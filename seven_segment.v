==> flow/design.v <==
`default_nettype none
`timescale 1ns/1ps
module seven_segment (
    input wire          clk,            
    input wire          reset,          
    input wire          load,           
    input wire [3:0]    ten_count,      
    input wire [3:0]    unit_count,     
    output reg [6:0]    segments,       
    output reg          digit           
);
reg [3:0] ten_cnt, unit_cnt; 
reg [3:0] decode; 
always @(posedge clk or negedge reset) begin
    if (!reset) begin
        ten_cnt <= 4'b0;
        unit_cnt <= 4'b0;
    end else if (load) begin
        ten_cnt <= ten_count;
        unit_cnt <= unit_count;
    end else begin
    	ten_cnt <= ten_cnt;
    	unit_cnt <= unit_cnt;
    end
end
always @(posedge clk or negedge reset) begin
    if (!reset)begin
        digit <= 1'b0;  
    end else begin
        digit <= ~digit;  
    end
end
always @(*) begin
    case (digit)
        1'b0: decode = ten_cnt;   
        1'b1: decode = unit_cnt;  
        default: decode = 4'b0000; 
    endcase
end
always @(*) begin
    segments = seg7(decode);  
end
function [6:0] seg7;
    input [3:0] counter; 
    begin
        case(counter)
            4'b0000: seg7 = 7'b0111111;   
            4'b0001: seg7 = 7'b0000110;   
            4'b0010: seg7 = 7'b1011011;   
            4'b0011: seg7 = 7'b1001111;   
            4'b0100: seg7 = 7'b1100110;   
            4'b0101: seg7 = 7'b1101101;   
            4'b0110: seg7 = 7'b1111100;   
            4'b0111: seg7 = 7'b0000111;   
            4'b1000: seg7 = 7'b1111111;   
            4'b1001: seg7 = 7'b1100111;   
            default: seg7 = 7'b0000000;    
        endcase
    end
endfunction
endmodule
---- From RTL to reports: seven_segment ----
What the tools print for seven_segment, step after step.
Lines are those of the file above, counted from 1.
Operators carry their Yosys type and port widths (W data, S select, Z words).
Not given: --
inputs
  top module .............................. seven_segment
  clock ................................... clk
  standard-cell library ................... sky130hd
  timing corner ........................... tt_025C_1v80

---- Word level ----
Source: Yosys, flattened and elaborated, memories not mapped. Widths are those after wreduce; folded enables and synchronous resets count as part of the registers. Registers that Yosys merges into a memory's read port (data or address) are not register bits. Print and check cells do not count. Equal cells are merged and count once.
Memory sizes are those after Yosys's memory passes, which may raise the word count (mostly to a power of two), join words into wider ones and drop unused or constant bits.
storage and ports
  cells after elaboration ................. 6
  bits in registers ....................... 9
  ROM bits ................................ 112
  memories kept ........................... 1
memory list
  name             depth  width  rd ports  wr ports  RTL line  source
  (no name shown)  16     7      1         0         46        case(counter)
operators by class
  bitwise gates (word level) .............. 1
  multiplexer cells ....................... 1
operators by type and width
  operator     count
  $pmux W4 S2  1
  $not A1 Y1   1

---- Depth ----
Longest topological path by Yosys (ltp), each cell counted once; first at word level (registers and memories cut), then after technology mapping (sequential cells cut; the memories' decode and read muxes count).
depth
  depth after elaboration ................. 2
  ABC_AREA ................................ 0
  mapped depth ............................ 7

---- Netlist ----
Source: synth_stat.txt of the flow (Yosys; design flattened, memories mapped). It holds for the ABC_AREA given above (unset counts as 0); a run with the other value may have another netlist.
The area totals of this step are shown rounded.
mapped netlist
  area of sequential cells ................ 230 sq um
  synthesis area .......................... 630 sq um
  standard cells after synthesis .......... 53
  buffer cells ............................ 4
  mapped flip-flops ....................... 9
cell types
  type                       count  total area (sq um)
  sky130_fd_sc_hd__dfrtp_1   9      225.216
  sky130_fd_sc_hd__mux2_2    8      90.086
  sky130_fd_sc_hd__ha_1      5      62.56
  sky130_fd_sc_hd__mux2i_1   5      50.048
  sky130_fd_sc_hd__mux2i_4   2      45.043
  sky130_fd_sc_hd__buf_6     3      33.782
  sky130_fd_sc_hd__inv_1     5      18.768
  sky130_fd_sc_hd__o22ai_1   3      18.768
  sky130_fd_sc_hd__mux2_4    1      15.014
  sky130_fd_sc_hd__nand3_1   2      10.01
  sky130_fd_sc_hd__o21ai_2   1      8.758
  sky130_fd_sc_hd__xnor2_1   1      8.758
  sky130_fd_sc_hd__o31ai_1   1      7.507
  sky130_fd_sc_hd__or2b_1    1      7.507
  sky130_fd_sc_hd__a21oi_1   1      5.005
  sky130_fd_sc_hd__o21ai_0   1      5.005
  sky130_fd_sc_hd__o21ai_1   1      5.005
  sky130_fd_sc_hd__clkbuf_1  1      3.754
Other cell types: 2; their cells: 2.

---- Worst setup path after synthesis ----
OpenSTA on the mapped netlist: ideal clock, no wires. The path of least setup slack (recovery checks aside). Input and output delay are each 20% of the period. Register names are those of the netlist, which keeps one name where synthesis merged equal registers.
timing path post-synthesis
  path type ............................... register to output
  from .................................... register digit
  to ...................................... output segments[1]
  path slack .............................. 0.327 ns
  path buffers ............................ 1
  data required time ...................... 1.984 ns
  arrival time ............................ 1.657 ns
  external output delay ................... 0.496 ns
  driving pins on the path ................ 6
  clock period ............................ 2.48 ns
  time at the first pin ................... 0.000 ns
  path delay .............................. 1.657 ns
  period reached after synthesis .......... 2.153 ns
"path delay" is the arrival time less input delay plus setup time.
At an output port there is no setup time.
"driving pins on the path" counts driving pins, that of a launching flip-flop among them; a cell with two outputs on the path counts twice.
"period reached after synthesis" = period - worst setup slack (recovery checks aside). The figure is calculated, with input and output delays left at 20% of the set period.
Between the ends stands the longest chain of elaborated cells between them, by number of cells; it is not shown to be the way that was timed. Of several equally long chains one is given.
Each line given opens the expression or statement behind the cell; cells for indexed reads and writes are added by Yosys, which also makes memories of some case tables.
The chain passes a memory read, where the word-level depth is cut; so it can be longer than that depth.
between the ends, post-synthesis
  path through ............................ sky130_fd_sc_hd__dfrtp_1 sky130_fd_sc_hd__buf_6 sky130_fd_sc_hd__mux2i_1 sky130_fd_sc_hd__ha_1 sky130_fd_sc_hd__or2b_1 sky130_fd_sc_hd__a21oi_1
  length of the longest elaborated chain .. 3
  elaborated cells between the ends (all ways) .. 3
  those cells by class .................... mux (1); logic (1); memory (1)
ends and longest elaborated chain, post-synthesis
  item             RTL line  source
  start, declared  10        output reg          digit
  start, assigned  28        digit <= 1'b0;
  start, assigned  30        digit <= ~digit;
  $not A1 Y1       34        case (digit)
  $pmux W4 S2      34
  $mem_v2 Z16 W7   46        case(counter)
  end, declared    9         output reg [6:0]    segments,

---- Timing after layout ----
From the final timing report of flow run 1: the path of least setup slack in the routed layout; clock arrival at registers is part of the times.
timing path after layout
  path type ............................... register to output
  from .................................... register digit
  to ...................................... output segments[1]
  path buffers ............................ 2
  clock period ............................ 2.59 ns
  time at the first pin ................... 0.25 ns
  arrival time ............................ 1.90 ns
  data required time ...................... 2.07 ns
  driving pins on the path ................ 7
  external output delay ................... 0.52 ns
  path slack .............................. 0.17 ns
Between the ends stands the longest chain of elaborated cells between them, by number of cells; it is not shown to be the way that was timed. Of several equally long chains one is given.
The chain passes a memory read, where the word-level depth is cut; so it can be longer than that depth.
between the ends, after layout
  path through ............................ sky130_fd_sc_hd__dfrtp_2 sky130_fd_sc_hd__mux2i_2 sky130_fd_sc_hd__buf_4 sky130_fd_sc_hd__ha_1 sky130_fd_sc_hd__or2b_1 sky130_fd_sc_hd__a21oi_1 sky130_fd_sc_hd__dlygate4sd2_1
  length of the longest elaborated chain .. 3
  elaborated cells between the ends (all ways) .. 3
  those cells by class .................... mux (1); logic (1); memory (1)
ends and longest elaborated chain, after layout
  item             RTL line  source
  start, declared  10        output reg          digit
  start, assigned  28        digit <= 1'b0;
  start, assigned  30        digit <= ~digit;
  $not A1 Y1       34        case (digit)
  $pmux W4 S2      34
  $mem_v2 Z16 W7   46        case(counter)
  end, declared    9         output reg [6:0]    segments,

Below are 2 stored runs of the flow (Yosys, OpenROAD; platform sky130hd) on seven_segment, each with its settings and what was measured, unordered. Constraints: input delay and output delay 20% of the set period each, output load 0.01 pF.
By "clock period reached" is meant the clock period of the run minus its worst setup slack. This is arithmetic on one report: input and output delays are still those of the set period (20% each).
By "time used up by the worst setup path" is meant the share of the clock period that the worst setup path is allowed (20% is reserved at inputs, 20% at outputs), minus its slack. Clock arrival times at its registers enter into it.
"power consumption" is the tool's figure for a default switching activity; nothing was simulated.
Values from the reports are rounded here.

---- flow run 1 ----
settings
  period_ns = 2.59
  CORE_UTILIZATION = 21
  CAP_MARGIN = 20
  CORE_MARGIN = 2
  SLEW_MARGIN = 20
results
  standard-cell area of the final layout .. 920 sq um
  worst hold slack in the final report .... 0.52 ns
  clock period reached .................... 2.423 ns
  power consumption ....................... 430 uW
  setup TNS ............................... 0.000 ns
  utilization of the finished layout ...... 33 %
  mapped cell area after synthesis ........ 630 sq um
  area of the die ......................... 3400 sq um
  setup slack of the worst path ........... 0.17 ns
  time used up by the worst setup path .... 1.90 ns
  type of the worst setup path ............ register to output

---- flow run 2 ----
settings
  period_ns = 4.17
  CORE_UTILIZATION = 31
  PLACE_DENSITY = 0.86
  CORE_ASPECT_RATIO = 0.93
  TNS_END_PERCENT = 5
  GPL_TIMING_DRIVEN = 0
  MIN_ROUTING_LAYER = met1
  MAX_ROUTING_LAYER = met4
  CAP_MARGIN = 20
  CORE_MARGIN = 2
  SLEW_MARGIN = 20
results
  standard-cell area of the final layout .. 860 sq um
  worst hold slack in the final report .... 0.51 ns
  clock period reached .................... 3.307 ns
  power consumption ....................... 260 uW
  setup TNS ............................... 0.000 ns
  utilization of the finished layout ...... 46 %
  mapped cell area after synthesis ........ 630 sq um
  area of the die ......................... 2400 sq um
  setup slack of the worst path ........... 0.86 ns
  time used up by the worst setup path .... 2.47 ns
  type of the worst setup path ............ register to output
